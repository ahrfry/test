==> flow/design.v <==
module event_counter (
    input wire 	       clk,
    input wire 	       reset,
    input wire 	       event_enable,
    input wire 	       event1,
    input wire 	       event2,
    input [31:0]       count_limit,
    output wire [31:0] data_out, 
    output wire        event_out
);
localparam
  NO_EVENT = 0,
  EVENT1   = 1,
  EVENT2   = 2;
  reg 		       event_enable_asserted;
  reg 		       event_enable_assertedQ;
  reg 		       event_counter_enabled;
  reg 		       event_outQ;
  reg [31:0] 	       event_counter;
  assign data_out = event_counter;
  assign event_out = event_outQ;
always @(posedge clk) begin
  if (reset) begin
    event_enable_asserted <= 0;
    event_enable_assertedQ <= 0;
  end
  else begin
    event_enable_assertedQ <= event_enable;
    if (event_enable & ~event_enable_assertedQ)
      event_enable_asserted <= 1;
    else 
      event_enable_asserted <= 0;
  end
end
always @(posedge clk) begin
  if (reset | event_enable_asserted) begin
    event_outQ <= 0;
    event_counter <= 0;
    event_counter_enabled <= 1'b0;
  end
  else begin
    if (event1)
      event_counter_enabled <= 1'b1;
    if (event_counter_enabled & event2)
      event_counter <= event_counter + 1;
    if (event_counter_enabled & (event_counter >= count_limit)) begin
      event_outQ <= 1'b1;
      event_counter_enabled <= 1'b0;
    end
    if (event_outQ)
      event_outQ <= 1'b0;
  end
end
endmodule
From RTL to reports: event_counter. The steps from the RTL of event_counter to its reports follow in flow order. Line numbers count from 1 in the design file above. Library cell names are shortened. The mark - stands for no value.

Top module: event_counter. Clock: clk. Standard-cell library: sky130hd. Corner: tt_025C_1v80.

After elaboration. Source: Yosys, flattened and elaborated, memories not mapped. Widths are those after wreduce. Registers that Yosys merges into a memory's read port (data or address) are not register bits. Print and check cells do not count. Equal cells are merged and count once.

The figure for register bits is 36. The entry for bits in latches reads 0. For memory bits (writable) the number is 0. For memory bits (read-only) the number is 0. The figure for clocked read ports x word width is 0. For memory cells the number is 0. Under input port bits stands 37. The figure for output and inout port bits is 33. The figure for cells after elaboration is 16.

For $add $sub $neg the number is 1. The figure for multipliers is 0. Under divide/modulo/power cells stands 0. For magnitude comparators the number is 1. For equality and inequality tests the number is 0. The entry for shifts and indexed selects reads 0. Under muxes and demuxes stands 2. Bitwise gates (word level): 5. The entry for reduce/logical cells reads 2.

Operators with widths (count): adder 32 x 1 -> 32 bit (second input constant) (1); greater-or-equal comparator 32 bit (1); OR reduction 2 bit (2); AND 1 bit (3); 2-to-1 mux 1 bit (2); OR 1 bit (1); inverter 1 bit (1).

Depth. Yosys ltp: most cells in a row. Word level: on the elaborated netlist, between registers, memories and ports. Mapped: between sequential cells and ports; inverters and the memories' decode and read muxes count.

Under depth after elaboration stands 3. The entry for ABC_AREA reads 0. The entry for gate-level depth with buffers reads 7. Under gate-level depth less buffers stands 7.

Synthesis result. The flow's flattened synthesis, as Yosys stat reports it; memories are mapped. The netlist is that of the ABC_AREA named above (0 if unset); the other value can give another one. Totals and module areas in this step are rounded.

Cells by type: dfxtp_1 (count 36, total area 720.691 um^2); ha_1 (count 33, total area 412.896 um^2); xor2_1 (count 24, total area 210.202 um^2); nor2_1 (count 37, total area 138.883 um^2); inv_1 (count 35, total area 131.376 um^2); nand4_1 (count 18, total area 112.608 um^2); nand3_1 (count 18, total area 90.086 um^2); nand2_1 (count 21, total area 78.826 um^2); a21oi_1 (count 13, total area 65.062 um^2); xnor2_1 (count 6, total area 52.55 um^2); and4_1 (count 4, total area 35.034 um^2); nor3_1 (count 6, total area 30.029 um^2); o21ai_0 (count 5, total area 25.024 um^2); buf_2 (count 4, total area 20.019 um^2); a41oi_2 (count 1, total area 16.266 um^2); clkbuf_1 (count 4, total area 15.014 um^2); o21a_1 (count 2, total area 15.014 um^2); and2_1 (count 2, total area 12.512 um^2).

Not listed: further types 16, cells in them 18.

Cell count: 287. Under mapped area stands 2300 um^2. The figure for sequential part of the area is 720 um^2. The figure for flip-flop cells is 36.

Timing after synthesis. Source: OpenSTA report_checks on the synthesized netlist (no wires, ideal clock, input and output delay 20% of the period each), path of least setup slack; recovery checks are left aside. Register names are those of the netlist, which keeps one name where synthesis merged equal registers.

Kind: input -> register. From: in count_limit[14]. To: reg event_outQ. Under clock period stands 1.87 ns. Under library setup time stands 0.060 ns. Arrival: 1.856 ns. The figure for slack is -0.046 ns. Delay of the path: 1.542 ns. Driving pins on the path: 7. The figure for buffers on the path is 0. Under period reached after synthesis stands 1.916 ns.

"delay of the path" is the arrival time less input delay plus setup time. "driving pins on the path" counts driving pins, that of a launching flip-flop among them; a cell with two outputs on the path counts twice. "period reached after synthesis" is the clock period less the worst setup slack; recovery checks do not enter. This is arithmetic on one report: input and output delays are still those of the set period (20% each). The rows between start and end are the longest chain of elaborated cells between them; the timing report does not say that the signal goes this way. Where chains are equally long, one stands for them. Each line given opens the expression or statement behind the cell; cells for indexed reads and writes are added by Yosys, which also makes memories of some case tables. At most two assigning lines are given for a register; there are more.

Path through: inv_1 > ha_1 > and4_4 > o211ai_2 > or4_1 > a41oi_2 > o2111a_1. For cells in the longest elaborated chain the number is 3.

Ends and longest elaborated chain, post-synthesis: start: declaration (RTL line 7) `input [31:0]       count_limit,`; greater-or-equal comparator 32 bit (RTL line 46) `if (event_counter_enabled & (event_counter >= count_limit)) begin`; AND 1 bit (RTL line 46); 2-to-1 mux 1 bit (RTL line 46); end: assignment (RTL line 47) `event_outQ <= 1'b1;`; end: assignment (RTL line 51) `event_outQ <= 1'b0;`; end: declaration (RTL line 18) `reg event_outQ;`.

Worst path after layout. Path of least setup slack in the final report of run 1 (OpenROAD, finished layout, wires in). Where an end is a register, its clock arrival counts in the times.

Kind: input -> register. From: in count_limit[21]. To: reg event_outQ. Under clock period stands 1.42 ns. Under library setup time stands 0.10 ns. Arrival: 2.02 ns. The figure for slack is -0.41 ns. Driving pins on the path: 8. The figure for buffers on the path is 1.

The rows between start and end are the longest chain of elaborated cells between them; the timing report does not say that the signal goes this way. Where chains are equally long, one stands for them. At most two assigning lines are given for a register; there are more.

Path through: clkdlybuf4s50_1 > inv_1 > ha_1 > a21oi_2 > o21ai_1 > a221oi_2 > nand2_1 > o2111a_1. For cells in the longest elaborated chain the number is 3.

Ends and longest elaborated chain, post-layout: start: declaration (RTL line 7) `input [31:0]       count_limit,`; greater-or-equal comparator 32 bit (RTL line 46) `if (event_counter_enabled & (event_counter >= count_limit)) begin`; AND 1 bit (RTL line 46); 2-to-1 mux 1 bit (RTL line 46); end: assignment (RTL line 47) `event_outQ <= 1'b1;`; end: assignment (RTL line 51) `event_outQ <= 1'b0;`; end: declaration (RTL line 18) `reg event_outQ;`.

Data sheet: physical implementation of event_counter

Top module event_counter; platform sky130hd; tools Yosys and OpenROAD; 2 stored runs in no particular order. Input and output delays are each 20% of the period that was set; the output load is 0.01 pF. By "achieved period" is meant the clock period of the run minus its worst setup slack. This is arithmetic on one report: input and output delays are still those of the set period (20% each). "time of the worst setup path": the worst setup path's part of the clock period (all of it between registers, 20% less for each end at a port) less its slack. A launch clock that arrives late makes it longer, a capture clock that arrives late makes it shorter. "power consumption" is the tool's figure for a default switching activity; nothing was simulated. Results are given in rounded form.

Run 1 has these settings: period_ns 1.42; CAP_MARGIN 20; CORE_MARGIN 2; CORE_UTILIZATION 40; SLEW_MARGIN 20. The total negative setup slack reads -5.7 ns. The worst setup slack after layout is -0.41 ns. The utilization in the final report reads 75 %. For the time of the worst setup path the run shows 1.55 ns. Worst setup path type: input -> register. For the power consumption the run shows 2.3 mW. The netlist area reported by Yosys stands at 2300 um^2. The area of the standard cells in the finished layout reads 4200 um^2. The worst hold slack in the final report stands at 0.38 ns. The die area comes to 6400 um^2. The achieved period comes to 1.830 ns.

Run 2 has these settings: period_ns 1.88; CORE_UTILIZATION 71; SETUP_SLACK_MARGIN 0.32; PLACE_DENSITY_LB_ADDON 0.08; CORE_ASPECT_RATIO 0.94; TNS_END_PERCENT 40; GPL_TIMING_DRIVEN 0; CTS_CLUSTER_SIZE 42; MIN_ROUTING_LAYER met1; CAP_MARGIN 20; CORE_MARGIN 2; SLEW_MARGIN 20. Outcome: stopped before the end: placement reported FLW-0024.
